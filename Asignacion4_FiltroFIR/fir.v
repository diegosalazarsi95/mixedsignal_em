==> flow/design.v <==
module fir (in,out,clk);
	input wire [7:0] in;
	input wire clk;
	output wire [15:0] out;
	wire [15:0] a0,a1,a2;
	wire [7:0] z1,z2,z3;
	wire [15:0] x,y,z;
	localparam B0 = 34;
	localparam B1 = 94;
	localparam B2 = 94;
	localparam B3 = 34;
	add8 A1 (.A(a0),.B(x),.OUT(a1));
	add8 A2 (.A(a1),.B(y),.OUT(a2));
	add8 A3 (.A(a2),.B(z),.OUT(out));
	mult8 M0 (.A(in),.B(B0),.OUT(a0));
	mult8 M1 (.A(z1),.B(B1),.OUT(x));
	mult8 M2 (.A(z2),.B(B2),.OUT(y));
	mult8 M3 (.A(z3),.B(B3),.OUT(z));
	reg8 Z1 (.IN(in),.OUT(z1),.clk(clk));
	reg8 Z2 (.IN(z1),.OUT(z2),.clk(clk));
	reg8 Z3 (.IN(z2),.OUT(z3),.clk(clk));
endmodule 
module add8 (A,B,OUT);
	input wire [15:0] A,B;
	output wire [15:0] OUT;
	wire [16:0] result;
	assign result = A+B;
	assign OUT = (result[16]==1) ? 16'b1111111111111111 : result[15:0];
endmodule
module mult8 (A,B,OUT);
	input wire [7:0] A,B;
	output wire [15:0] OUT;
	assign OUT = A*B;
endmodule
module reg8 (IN,OUT,clk);
	input wire clk;
	input wire [7:0] IN;
	output reg [7:0] OUT;
	always @(posedge clk) begin
		OUT <= IN;
	end
endmodule
# ---- Reports on fir
# Tool output for the design above, in the order of the flow.
# Line numbers count from 1 in the design file above.
# Operators: Yosys type, input widths -> output width; for muxes data width and select width s.
# Library cell names are shortened.
# The mark - stands for no value.
dict set report design {
  top {fir}
  clock {clk}
  cell_library {sky130hd}
  pvt_corner {tt_025C_1v80}
}

# ---- Word level
# Source: Yosys, flattened and elaborated, memories not mapped. Widths are those after wreduce; folded enables and synchronous resets count as part of the registers. Registers that Yosys merges into a memory's read port (data or address) are not register bits. Print and check cells do not count. Equal cells are merged and count once.
dict set report word_totals {
  register_bits 24
  latch_bits 0
  ramBits 0
  romBits 0
  clocked_rd_ports_x_width 0
  n_memories 0
  inputBits 9
  out_inout_bits 16
  wordCells 13
}
dict set report classes {
  addsub 3
  n_mul 4
  n_div 0
  compare 0
  eq_ne 0
  shifts 0
  muxes 3
  bitwise 0
  reduce_logical 0
}
# cell n
set op_table {}
lappend op_table {{$mul 8x6->14 const B} 2}
lappend op_table {{$mul 8x5->13 const B} 2}
lappend op_table {{$add 16x16->17} 3}
lappend op_table {{$mux 16} 3}

# ---- Longest topological paths
# Longest topological path by Yosys (ltp), each cell counted once; first at word level (registers and memories cut), then after technology mapping (sequential cells cut; the memories' decode and read muxes count).
dict set report depth {
  ltp_word 7
  abc_area 0
  mapped_depth 37
  depth_no_buf 37
}

# ---- Netlist
# Source: synth_stat.txt of the flow (Yosys; design flattened, memories mapped). It holds for the ABC_AREA given above (unset counts as 0); a run with the other value may have another netlist.
# The area totals of this step are shown rounded.
# cell_type n type_area_um2
set types {}
lappend types {ha_1 112 1.4E+03}
lappend types {fa_1 39 780.749}
lappend types {dfxtp_1 24 480.461}
lappend types {inv_1 104 390.374}
lappend types {xnor2_1 32 280.269}
lappend types {a21oi_1 35 175.168}
lappend types {xor2_1 19 166.41}
lappend types {a21o_1 15 112.608}
lappend types {nand2_1 30 112.608}
lappend types {nand2b_1 18 112.608}
lappend types {nor2_1 28 105.101}
lappend types {o21ai_0 21 105.101}
lappend types {nor2b_1 12 75.072}
lappend types {nor3_1 12 60.058}
lappend types {o21bai_1 7 52.55}
lappend types {mux2i_1 4 40.038}
lappend types {nand3_1 8 40.038}
lappend types {a211oi_1 5 37.536}
# Other cell types: 38; their cells: 69.
dict set report synth_totals {
  mapped_cells 594
  mapped_area_um2 5090
  seq_area_um2 480
  ffs 24
  buffers 2
}
# The figures by module come from a second, unflattened synthesis with its own total; it is not the netlist above.
dict set report hier_totals {
  hier_cells 1304
  hier_area_um2 11400
}
# Rows give one instance, submodules left out.
# module n_inst n_cells area_um2 mod_seq_area_um2
set by_module {}
lappend by_module {mult8 4 243 2110 0.0}
lappend by_module {add8 3 102 833 0.0}
lappend by_module {reg8 3 8 160 160}
lappend by_module {fir 1 2 7.5 0.0}

# ---- Worst setup path after synthesis
# Path of least setup slack by OpenSTA after synthesis, without wires, with an ideal clock, recovery checks aside; 20% of the period is set as input and as output delay. Where synthesis merged equal registers, the netlist keeps one of their names.
dict set report synth_timing {
  path_kind {input to output}
  from {input port in[1]}
  to {output port out[13]}
  tclk_ns 10.1
  in_delay_ns 2.020
  output_delay_ns 2.020
  t_first_pin_ns 2.020
  arrival_ns 7.714
  t_required_ns 8.080
  path_slack_ns 0.366
  path_delay_ns 5.694
  stages 31
  n_path_buf 2
  synth_period_reached_ns 9.734
}
# "path_delay_ns" = arrival - input delay + setup time.
# A path that ends at an output port has no setup time.
# "stages" counts driving pins, that of a launching flip-flop among them; a cell with two outputs on the path counts twice.
# "synth_period_reached_ns" is the clock period less the worst setup slack; recovery checks do not enter. This is arithmetic on one report: input and output delays are still those of the set period (20% each).
# Between the ends stands the longest chain of elaborated cells between them, by number of cells; it is not shown to be the way that was timed. Of several equally long chains one is given.
# A line is the first line of the expression or statement that the cell stems from. Yosys adds cells for indexed reads and writes and turns some case tables into memories.
dict set report synth_between {
  cell_sequence {ha_1 ha_1 inv_1 fa_1 nor2b_1 o21ai_0 nand2b_1 xor2_1 ha_1 or2_2 a21oi_1 a31oi_1 xor2_1 ha_1 or2_2 a21oi_1 a21oi_1 and2_1 o21ai_0 buf_2 nand2_1 ha_1 nand2_1 o211ai_1 o311ai_1 o21a_1 a21oi_1 a31oi_1 nor4_4 buf_6 o21bai_1}
  elab_chain_cells 7
  cells_between 7
  lines_between 3
  classes_between {3 x add/sub; 1 x mul; 3 x mux}
}
# item line_no
set synth_rtl {}
lappend synth_rtl {{start, declared} 2} ;# input wire [7:0] in;
lappend synth_rtl {{$mul 8x5->13} 33} ;# assign OUT = A*B;
lappend synth_rtl {{$add 16x16->17} 27} ;# assign result = A+B;
lappend synth_rtl {{$mux 16} 28} ;# assign OUT = (result[16]==1) ? 16'b1111111111111111 : result[15:0];
lappend synth_rtl {{$add 16x16->17} 27}
lappend synth_rtl {{$mux 16} 28}
lappend synth_rtl {{$add 16x16->17} 27}
lappend synth_rtl {{$mux 16} 28}
lappend synth_rtl {{end, declared} 4} ;# output wire [15:0] out;

# ---- Path in the finished layout
# From the final timing report of flow run A: the path of least setup slack in the routed layout; clock arrival at registers is part of the times.
dict set report layout_timing {
  path_kind {input to output}
  from {input port in[5]}
  to {output port out[0]}
  tclk_ns 16.1
  in_delay_ns 3.22
  output_delay_ns 3.22
  t_first_pin_ns 3.22
  arrival_ns 9.03
  t_required_ns 12.88
  path_slack_ns 3.85
  stages 34
  n_path_buf 7
}
# Between the ends stands the longest chain of elaborated cells between them, by number of cells; it is not shown to be the way that was timed. Of several equally long chains one is given.
dict set report layout_between {
  cell_sequence {buf_12 ha_4 ha_4 inv_2 fa_2 inv_1 ha_2 and3_1 nand3_1 nand3b_1 xor2_2 ha_4 a21o_1 a21o_1 nor3_4 a21oi_2 and2_4 o21ai_2 buf_6 nand2_4 ha_4 a21oi_2 o211ai_1 buf_4 o311ai_4 o21a_1 a21oi_2 a31oi_4 nor4_4 buf_6 buf_12 buf_6 or2_1 buf_2}
  elab_chain_cells 7
  cells_between 7
  lines_between 3
  classes_between {3 x add/sub; 1 x mul; 3 x mux}
}
# item line_no
set layout_rtl {}
lappend layout_rtl {{start, declared} 2} ;# input wire [7:0] in;
lappend layout_rtl {{$mul 8x5->13} 33} ;# assign OUT = A*B;
lappend layout_rtl {{$add 16x16->17} 27} ;# assign result = A+B;
lappend layout_rtl {{$mux 16} 28} ;# assign OUT = (result[16]==1) ? 16'b1111111111111111 : result[15:0];
lappend layout_rtl {{$add 16x16->17} 27}
lappend layout_rtl {{$mux 16} 28}
lappend layout_rtl {{$add 16x16->17} 27}
lappend layout_rtl {{$mux 16} 28}
lappend layout_rtl {{end, declared} 4} ;# output wire [15:0] out;

# Record of 2 stored runs of the RTL-to-layout flow on fir, platform sky130hd. The runs are unordered. Constraints: input delay and output delay 20% of the set period each, output load 0.01 pF.
# "worst_path_time_ns" means the part of the period allowed to the worst setup path (the constraints hold back 20% at inputs and 20% at outputs) less its slack; where the path has registers, the arrival times of their clocks count too.
# Values from the reports are rounded here.
run="flow run A" settings period_ns=16.1 CORE_UTILIZATION=25 SETUP_SLACK_MARGIN=3.79 PLACE_DENSITY_LB_ADDON=0.03 CORE_MARGIN=9 CELL_PAD_IN_SITES_GLOBAL_PLACEMENT=2 CELL_PAD_IN_SITES_DETAIL_PLACEMENT=1 GPL_TIMING_DRIVEN=1 SLEW_MARGIN=10 MAX_ROUTING_LAYER="met4" CAP_MARGIN=20
run="flow run A" results ys_area_um2=5090 design.die.area_um2=25800 final_util_pct=33.0 timing.setup.ws_ns=3.85 worst_path_time_ns=5.81 critical_path_type="input to output"
run="flow run B" settings period_ns=10.6 CORE_UTILIZATION=38 CORE_MARGIN=2 GPL_TIMING_DRIVEN=1 CTS_CLUSTER_SIZE=44 SLEW_MARGIN=5 MAX_ROUTING_LAYER="met4" CAP_MARGIN=20
run="flow run B" results ys_area_um2=5090 design.die.area_um2=14300 final_util_pct=48.4 timing.setup.ws_ns=0.263 worst_path_time_ns=6.10 critical_path_type="input to output"
